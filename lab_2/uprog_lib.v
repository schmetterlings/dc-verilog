==> flow/design.v <==
`timescale 1ns/100ps
module ROM(A, Q);
parameter D_W = 8;  
parameter A_W = 4;  
parameter S = 2**A_W;  
input [A_W-1:0] A;
output [D_W-1:0] Q;
reg [D_W-1:0] MEM [S-1:0];
assign #1 Q = MEM[A];
integer i;
initial begin
    for(i = 0; i < S; i = i + 1)
        MEM[i] = {D_W{1'b0}};
end
task SET;
input [A_W-1:0] A;
input [D_W-1:0] D;
begin
    MEM[A] = D;
end
endtask
endmodule
module REG(CLK, CLR, D, Q);
parameter W = 4;
input CLK;
input CLR;
input [W-1:0] D;
output reg [W-1:0] Q;
always @(posedge CLK)
    if(CLR)
        Q <= #1 {W{1'b0}};
    else
        Q <= #1 D;
endmodule
module MUX16(Y, SEL, I);
output Y;
input [7:0] I;
input [2:0] SEL;
assign #1 Y = I[SEL];
endmodule
module MUX8(Y, SEL, I);
output Y;
input [7:0] I;
input [2:0] SEL;
assign #1 Y = I[SEL];
endmodule
module MUX4(Y, SEL, I);
output Y;
input [3:0] I;
input [1:0] SEL;
assign #1 Y = I[SEL];
endmodule
module MUX2(Y, SEL, I);
output Y;
input [1:0] I;
input SEL;
assign #1 Y = I[SEL];
endmodule
module TIMER(CLK, EN, T, TMO);
input CLK; 
input EN;
input [7:0] T;
output TMO;
reg [8:0] Q;
initial Q = 9'd0;
always @(posedge CLK) 
    Q <= #2 ((EN ? Q : T) + {9{~Q[8]}});
assign #2 TMO = Q[8];
endmodule
======== Step by step through the tools: TIMER ========
What the tools print for TIMER, step after step.
Lines are those of the file above, counted from 1.
Cell names lack the library's common part.
The mark n/a stands for no value.
design
  design top .............................. TIMER
  clock ................................... CLK
  library ................................. sky130hd
  library corner .......................... tt_025C_1v80

======== Elaborated design ========
Yosys after proc, flatten, opt, wreduce and memory -nomap, before mapping. Enables and synchronous resets that opt folds into registers are not counted as muxes. Memory bits, and registers merged into a memory's read port (data or address), are not among the register bits. Print and check cells are not counted. Equal cells are merged and count once.
cells by class
  add/subtract/negate cells ............... 1
  mux-type cells .......................... 1
  bitwise operators ....................... 1
operators by type and width
  cell               number
  9-bit adder        1
  9-bit two-way mux  1
  1-bit NOT          1
storage and ports
  register bits ........................... 9
  input bits .............................. 10
  output and inout bits ................... 1

======== Depth ========
Longest topological path by Yosys (ltp), each cell counted once; first at word level (registers and memories cut), then after technology mapping (sequential cells cut; the memories' decode and read muxes count).
depth
  depth after elaboration ................. 2
  ABC_AREA ................................ 0
  gate-level depth with buffers ........... 9
  mapped depth without buffers ............ 8

======== Netlist ========
The flow's flattened synthesis, as Yosys stat reports it; memories are mapped. The netlist is that of the ABC_AREA named above (0 if unset); the other value can give another one.
cell types
  type      number  area in all (µm²)
  dfxtp_1   9       180.173
  ha_1      8       100.096
  mux2_2    7       78.826
  xnor2_1   5       43.792
  a21oi_1   7       35.034
  inv_1     6       22.522
  fa_1      1       20.019
  mux2i_1   2       20.019
  nand2b_1  2       12.512
  a2111o_1  1       11.261
  nor2_1    3       11.261
  nor3_2    1       10.01
  o21ai_0   2       10.01
  nand4b_1  1       8.758
  xor2_1    1       8.758
  a211oi_1  1       7.507
  a21o_1    1       7.507
  nand2_1   2       7.507
Other cell types: 6; their cells: 6.
synthesis totals
  cell count .............................. 66
  mapped area ............................. 629.4 µm²
  sequential part of the area ............. 180.2 µm²
  mapped flip-flops ....................... 9

======== Timing after synthesis ========
OpenSTA on the mapped netlist: ideal clock, no wires. The path of least setup slack (recovery checks aside). Input and output delay are each 20% of the period. Register names are those of the netlist, which keeps one name where synthesis merged equal registers.
path post-synthesis
  path type ............................... input-to-reg
  start ................................... input port EN
  end ..................................... register Q[7]
  period .................................. 2.89 ns
  external input delay .................... 0.578 ns
  launch time at the first pin ............ 0.578 ns
  arrival ................................. 2.402 ns
  slack ................................... 0.364 ns
  path delay .............................. 1.948 ns
  stages on the path ...................... 8
  path buffers ............................ 1
  synthesis period reached ................ 2.526 ns
"path delay" is the arrival time less input delay plus setup time.
"stages on the path": output pins that drive a net of the path, with the launching flip-flop's if there is one; two outputs of one cell count as two.
"synthesis period reached" = period - worst setup slack (recovery checks aside). The figure is calculated, with input and output delays left at 20% of the set period.
The rows between start and end are the longest chain of elaborated cells between them; the timing report does not say that the signal goes this way. Where chains are equally long, one stands for them.
Each line given opens the expression or statement behind the cell; cells for indexed reads and writes are added by Yosys, which also makes memories of some case tables.
on the way, post-synthesis
  cell sequence ........................... clkbuf_1 mux2i_1 inv_1 ha_1 a211oi_1 nor3_2 mux2i_1 a2111o_1
  cells in the longest elaborated chain ... 2
ends and longest elaborated chain, post-synthesis
  element            line  RTL
  start, declared    61    input EN;
  9-bit two-way mux  67    Q <= #2 ((EN ? Q : T) + {9{~Q[8]}});
  9-bit adder        67
  end, assigned      67
  end, declared      64    reg [8:0] Q;

======== Worst path after layout ========
From the final timing report of stored run 1: the path of least setup slack in the routed layout; clock arrival at registers is part of the times.
path after layout
  path type ............................... input-to-reg
  start ................................... input port T[4]
  end ..................................... register Q[7]
  period .................................. 1.94 ns
  external input delay .................... 0.39 ns
  launch time at the first pin ............ 0.39 ns
  arrival ................................. 2.03 ns
  slack ................................... 0.05 ns
  stages on the path ...................... 7
  path buffers ............................ 1
The rows between start and end are the longest chain of elaborated cells between them; the timing report does not say that the signal goes this way. Where chains are equally long, one stands for them.
on the way, after layout
  cell sequence ........................... clkdlybuf4s50_1 mux2_4 ha_4 nand2_2 nor3_2 mux2i_1 a2111o_1
  cells in the longest elaborated chain ... 2
ends and longest elaborated chain, after layout
  element            line  RTL
  start, declared    62    input [7:0] T;
  9-bit two-way mux  67    Q <= #2 ((EN ? Q : T) + {9{~Q[8]}});
  9-bit adder        67
  end, assigned      67
  end, declared      64    reg [8:0] Q;

Subject: TIMER on sky130hd, stored results

Hello all,

Settings and measured results of 2 stored flow runs for module TIMER (sky130hd), not sorted in any way. The constraints put input and output delay at 20% of the set period each and load the outputs with 0.01 pF.
"period achieved" = clock period - worst setup slack. The figure is calculated, with input and output delays left at 20% of the set period.
"total power of the final layout" rests on the timing tool's default activity at the inputs, not on a simulated workload.

---- stored run 1 ----
settings
  period_ns = 1.94
  CAP_MARGIN = 20
  CORE_MARGIN = 2
  CORE_UTILIZATION = 40
  SLEW_MARGIN = 20
results
  total power of the final layout ......... 2172 uW
  period achieved ......................... 1.893 ns
  overall die area ........................ 1906.6 µm²
  standard-cell area of the final layout .. 1072.3 µm²
  Yosys chip area after synthesis ......... 629.4 µm²
  worst setup slack after layout .......... 0.047 ns
  post-layout utilization ................. 72.0 %

---- stored run 2 ----
settings
  period_ns = 1.96
  CORE_UTILIZATION = 35
  CORE_MARGIN = 2
  CELL_PAD_IN_SITES_GLOBAL_PLACEMENT = 2
  TNS_END_PERCENT = 25
  GPL_TIMING_DRIVEN = 0
  GPL_ROUTABILITY_DRIVEN = 0
  CAP_MARGIN = 5
  SLEW_MARGIN = 20
results
  total power of the final layout ......... 1899 uW
  period achieved ......................... 1.968 ns
  overall die area ........................ 2153.4 µm²
  standard-cell area of the final layout .. 973.4 µm²
  Yosys chip area after synthesis ......... 629.4 µm²
  worst setup slack after layout .......... -0.008 ns
  post-layout utilization ................. 57.0 %

Thanks
